==> flow/design.v <==
module light(
    input clk,
    input rst,
    input [15:0] sw,
    output [15:0] led,
    output [15:0] seg
);
    assign led = 0;
    reg [3:0]num;
    reg [4:0]count;
    always @(posedge clk)begin
        if(!rst)
            count <= 0;
        else
            count <= count + 1;
    end 
    always @(posedge clk)begin
        if (!rst)
            num <= 0;
        else if (count == 0)
            num <= num - 1;
    end
    wire [7:0]seg1,seg2;
    decode d1(num,seg1);
    decode d2(num,seg2);
    assign seg = {seg1,seg2};
endmodule
module decode(
    input [3:0]num,
    output [7:0]seg
);
    assign seg = (num == 4'd0) ? 8'b1111_1100:
                (num == 4'd1) ? 8'b0110_0000:
                (num == 4'd2) ? 8'b1101_1010:
                (num == 4'd3) ? 8'b1111_0010:
                (num == 4'd4) ? 8'b0110_0110:
                (num == 4'd5) ? 8'b1011_0110:
                (num == 4'd6) ? 8'b1011_1110:
                (num == 4'd7) ? 8'b1110_0000:
                (num == 4'd8) ? 8'b1111_1110:
                (num == 4'd9) ? 8'b1111_0110:
    (num == 4'ha) ? 8'b1110_1110:
    (num == 4'hb) ? 8'b0011_1110:
    (num == 4'hc) ? 8'b1001_1100:
    (num == 4'hd) ? 8'b0111_1010:
    (num == 4'he) ? 8'b1001_1110:
    (num == 4'hf) ? 8'b1000_1110:
                    8'b0000_0000;
endmodule
From RTL to reports: light --
What the tools print for light, step after step. Lines are those of the file above, counted from 1. Cell names lack the library's common part. A cell with - has no value.
Design: top module light, clock port clk, standard-cell library sky130hd, corner tt_025C_1v80

Word-level counts --
Counts by Yosys on the flattened word-level netlist (proc, flatten, opt, wreduce; memories kept). Register bits leave out memories and registers merged into their read ports (data or address); mux counts leave out enables and synchronous resets folded into registers. Print and check cells are left out. Cells with the same type and inputs are merged into one.
Operators by class: add/sub/neg operators 2, eq/ne operators 15, multiplexer cells 16, reduce/logical cells 2
Operators with widths (number):
- 8-bit two-way mux | 16
- 4-bit == test with constant B | 8
- 4-bit by 3-bit == test with 1-bit output with constant B | 4
- 4-bit by 2-bit == test with 1-bit output with constant B | 2
- 5-bit by 1-bit adder with 5-bit output with constant B | 1
- 5-bit zero test | 1
- 4-bit by 1-bit subtractor with 4-bit output with constant B | 1
- 4-bit by 1-bit == test with 1-bit output with constant B | 1
- 4-bit zero test | 1
Word-level totals: register bits 9, elaborated cells 37

Depth --
Longest topological path by Yosys (ltp), each cell counted once; first at word level (registers and memories cut), then after technology mapping (sequential cells cut; the memories' decode and read muxes count).
Depth: depth after elaboration 17, ABC_AREA 0, depth in mapped cells 8, depth with buffers taken out 6

Mapped cells and area --
The flow's flattened synthesis, as Yosys stat reports it; memories are mapped. The netlist is that of the ABC_AREA named above (0 if unset); the other value can give another one.
Synthesis totals: standard cells after synthesis 110, mapped area 873.3 um^2, sequential area 180.2 um^2, flip-flop cells 9, buffers 29
Cell types (number):
- buf_4 | 25
- dfxtp_1 | 9
- ha_1 | 6
- and2_1 | 8
- xnor2_1 | 5
- a21oi_1 | 6
- nor2_1 | 8
- nor4b_4 | 1
- inv_1 | 6
- nor3_1 | 4
- buf_2 | 3
- o21ai_0 | 3
- nor2b_1 | 2
- buf_6 | 1
- nand2_1 | 3
- a221o_1 | 1
- nand3_1 | 2
- o211a_1 | 1
Other cell types: 16; their cells: 16. The figures by module come from a second, unflattened synthesis with its own total; it is not the netlist above.
Unflattened totals: cell total of the unflattened synthesis 124, area (unflattened synthesis) 1026.0 um^2
Rows give one instance, submodules left out.
By module:
- light | instances 1, cells 58, area 533.0 um^2
- decode | instances 2, cells 33, area 246.5 um^2

Worst setup path after synthesis --
Source: OpenSTA report_checks on the synthesized netlist (no wires, ideal clock, input and output delay 20% of the period each), path of least setup slack; recovery checks are left aside. Register names are those of the netlist, which keeps one name where synthesis merged equal registers.
Timing path post-synthesis: path type register -> output, start point register num[0], end point output port seg[9], period 2.08 ns, output delay 0.416 ns, time at the first pin 0.000 ns, data arrival time 1.666 ns, required time 1.664 ns, slack -0.002 ns, path delay 1.666 ns, stages on the path 8, path buffers 1, synthesis period reached 2.082 ns
"path delay" = arrival - input delay + setup time. At an output port there is no setup time. "stages on the path": output pins that drive a net of the path, with the launching flip-flop's if there is one; two outputs of one cell count as two. "synthesis period reached" = period - worst setup slack (recovery checks aside). The figure is calculated, with input and output delays left at 20% of the set period. The rows between start and end are the longest chain of elaborated cells between them; the timing report does not say that the signal goes this way. Where chains are equally long, one stands for them. A line is the first line of the expression or statement that the cell stems from. Yosys adds cells for indexed reads and writes and turns some case tables into memories.
Between the ends, post-synthesis: cells stage by stage dfxtp_1 inv_1 ha_1 or2_4 nor3_1 a21o_1 a221oi_1 buf_4, length of the longest elaborated chain 17, elaborated cells between the ends (all ways) 32, RTL lines with such cells 16
Ends and longest elaborated chain, post-synthesis:
- start, declared | line 9 | reg [3:0]num;
- start, assigned | line 19 | num <= 0;
- start, assigned | line 21 | num <= num - 1;
- 4-bit == test | line 47 | (num == 4'hf) ? 8'b1000_1110:
- 8-bit two-way mux | line 47
- 8-bit two-way mux | line 46 | (num == 4'he) ? 8'b1001_1110:
- 8-bit two-way mux | line 45 | (num == 4'hd) ? 8'b0111_1010:
- 8-bit two-way mux | line 44 | (num == 4'hc) ? 8'b1001_1100:
- 8-bit two-way mux | line 43 | (num == 4'hb) ? 8'b0011_1110:
- 8-bit two-way mux | line 42 | (num == 4'ha) ? 8'b1110_1110:
- [3 not listed]
- 8-bit two-way mux | line 38 | (num == 4'd6) ? 8'b1011_1110:
- 8-bit two-way mux | line 37 | (num == 4'd5) ? 8'b1011_0110:
- 8-bit two-way mux | line 36 | (num == 4'd4) ? 8'b0110_0110:
- 8-bit two-way mux | line 35 | (num == 4'd3) ? 8'b1111_0010:
- 8-bit two-way mux | line 34 | (num == 4'd2) ? 8'b1101_1010:
- 8-bit two-way mux | line 33 | (num == 4'd1) ? 8'b0110_0000:
- 8-bit two-way mux | line 32 | assign seg = (num == 4'd0) ? 8'b1111_1100:
- end, declared | line 6 | output [15:0] seg
Nets of the timed path that keep an RTL name, with a line that drives or declares them; the list need not be complete.
Named nets, post-synthesis (line):
- seg[1] | 32

Path in the finished layout --
Path of least setup slack in the final report of job 1 (OpenROAD, finished layout, wires in). Where an end is a register, its clock arrival counts in the times.
Timing path post-layout: path type register -> output, start point register num[1], end point output port seg[1], period 4.24 ns, output delay 0.85 ns, time at the first pin 0.25 ns, data arrival time 2.41 ns, required time 3.39 ns, slack 0.98 ns, stages on the path 8, path buffers 1
The rows between start and end are the longest chain of elaborated cells between them; the timing report does not say that the signal goes this way. Where chains are equally long, one stands for them.
Between the ends, post-layout: cells stage by stage dfxtp_1 inv_1 ha_1 or2_4 nor3_1 a21o_1 a221oi_1 clkdlybuf4s50_1, length of the longest elaborated chain 17, elaborated cells between the ends (all ways) 32, RTL lines with such cells 16
Ends and longest elaborated chain, post-layout:
- start, declared | line 9 | reg [3:0]num;
- start, assigned | line 19 | num <= 0;
- start, assigned | line 21 | num <= num - 1;
- 4-bit == test | line 47 | (num == 4'hf) ? 8'b1000_1110:
- 8-bit two-way mux | line 47
- 8-bit two-way mux | line 46 | (num == 4'he) ? 8'b1001_1110:
- 8-bit two-way mux | line 45 | (num == 4'hd) ? 8'b0111_1010:
- 8-bit two-way mux | line 44 | (num == 4'hc) ? 8'b1001_1100:
- 8-bit two-way mux | line 43 | (num == 4'hb) ? 8'b0011_1110:
- 8-bit two-way mux | line 42 | (num == 4'ha) ? 8'b1110_1110:
- [3 not listed]
- 8-bit two-way mux | line 38 | (num == 4'd6) ? 8'b1011_1110:
- 8-bit two-way mux | line 37 | (num == 4'd5) ? 8'b1011_0110:
- 8-bit two-way mux | line 36 | (num == 4'd4) ? 8'b0110_0110:
- 8-bit two-way mux | line 35 | (num == 4'd3) ? 8'b1111_0010:
- 8-bit two-way mux | line 34 | (num == 4'd2) ? 8'b1101_1010:
- 8-bit two-way mux | line 33 | (num == 4'd1) ? 8'b0110_0000:
- 8-bit two-way mux | line 32 | assign seg = (num == 4'd0) ? 8'b1111_1100:
- end, declared | line 6 | output [15:0] seg

Data sheet: physical implementation of light

Measured results for light: 2 stored runs of the Yosys and OpenROAD flow on sky130hd. The settings differ; the order carries no meaning. The constraints put input and output delay at 20% of the set period each and load the outputs with 0.01 pF.
"achieved clock period": clock period set for the run, less the worst setup slack. It is reckoned from that one timing run; input and output delays stay at 20% of the period that was set.
"time of the worst setup path" = time allowed to the worst setup path (clock period - input delay - output delay, where it has them) - its slack; a late launch clock adds to it, a late capture clock takes from it.
"total power after layout": no workload was simulated; the value follows from the tool's default switching activity.

[job 1] flow files
==> flow/run.sh <==
#!/bin/bash
# the make line also repeats the synthesis and layout settings of config.mk as NAME=value (left out here)
make -C /OpenROAD-flow-scripts/flow DESIGN_CONFIG=/design/flow/config.mk WORK_HOME=/design/flow/orfs CLKGATE_MAP_FILE= finish
==> flow/config.mk <==
export PLATFORM = sky130hd
export DESIGN_NAME = light
export DESIGN_NICKNAME = light
export VERILOG_FILES = /design/flow/design.v
export SDC_FILE = /design/flow/constraint.sdc
export NUM_CORES = 4
export LEC_CHECK = 0
export CAP_MARGIN = 20
export CORE_MARGIN = 2
export CORE_UTILIZATION = 40
export SLEW_MARGIN = 20
==> flow/constraint.sdc <==
create_clock -name core_clock -period 4.24 [get_ports {clk}]
set_input_delay 0.8480 -clock core_clock [delete_from_list [all_inputs] [get_ports {clk}]]
set_output_delay 0.8480 -clock core_clock [all_outputs]
set_load 0.01 [all_outputs]

[job 1] result: netlist area reported by Yosys 873.3 um^2; die size 2573.0 um^2; final design utilization 46.6%; setup slack of the critical path 0.983 ns; final worst hold slack 0.476 ns; total power after layout 508.4 uW; achieved clock period 3.257 ns; time of the worst setup path 2.41 ns; type of the worst setup path register -> output

[job 2] flow files
==> flow/run.sh <==
#!/bin/bash
# the make line also repeats the synthesis and layout settings of config.mk as NAME=value (left out here)
make -C /OpenROAD-flow-scripts/flow DESIGN_CONFIG=/design/flow/config.mk WORK_HOME=/design/flow/orfs CLKGATE_MAP_FILE= finish
==> flow/config.mk <==
export PLATFORM = sky130hd
export DESIGN_NAME = light
export DESIGN_NICKNAME = light
export VERILOG_FILES = /design/flow/design.v
export SDC_FILE = /design/flow/constraint.sdc
export NUM_CORES = 4
export LEC_CHECK = 0
export CAP_MARGIN = 20
export CELL_PAD_IN_SITES_DETAIL_PLACEMENT = 0
export CORE_ASPECT_RATIO = 1.18
export CORE_MARGIN = 2
export CORE_UTILIZATION = 19
export GPL_ROUTABILITY_DRIVEN = 1
export GPL_TIMING_DRIVEN = 1
export PLACE_DENSITY = 0.79
export SETUP_SLACK_MARGIN = 0.9
export SLEW_MARGIN = 20
export TNS_END_PERCENT = 70
==> flow/constraint.sdc <==
create_clock -name core_clock -period 4.46 [get_ports {clk}]
set_input_delay 0.8920 -clock core_clock [delete_from_list [all_inputs] [get_ports {clk}]]
set_output_delay 0.8920 -clock core_clock [all_outputs]
set_load 0.01 [all_outputs]

[job 2] result: netlist area reported by Yosys 873.3 um^2; die size 5156.4 um^2; final design utilization 22.5%; setup slack of the critical path 1.189 ns; final worst hold slack 0.465 ns; total power after layout 517.1 uW; achieved clock period 3.271 ns; time of the worst setup path 2.38 ns; type of the worst setup path register -> output
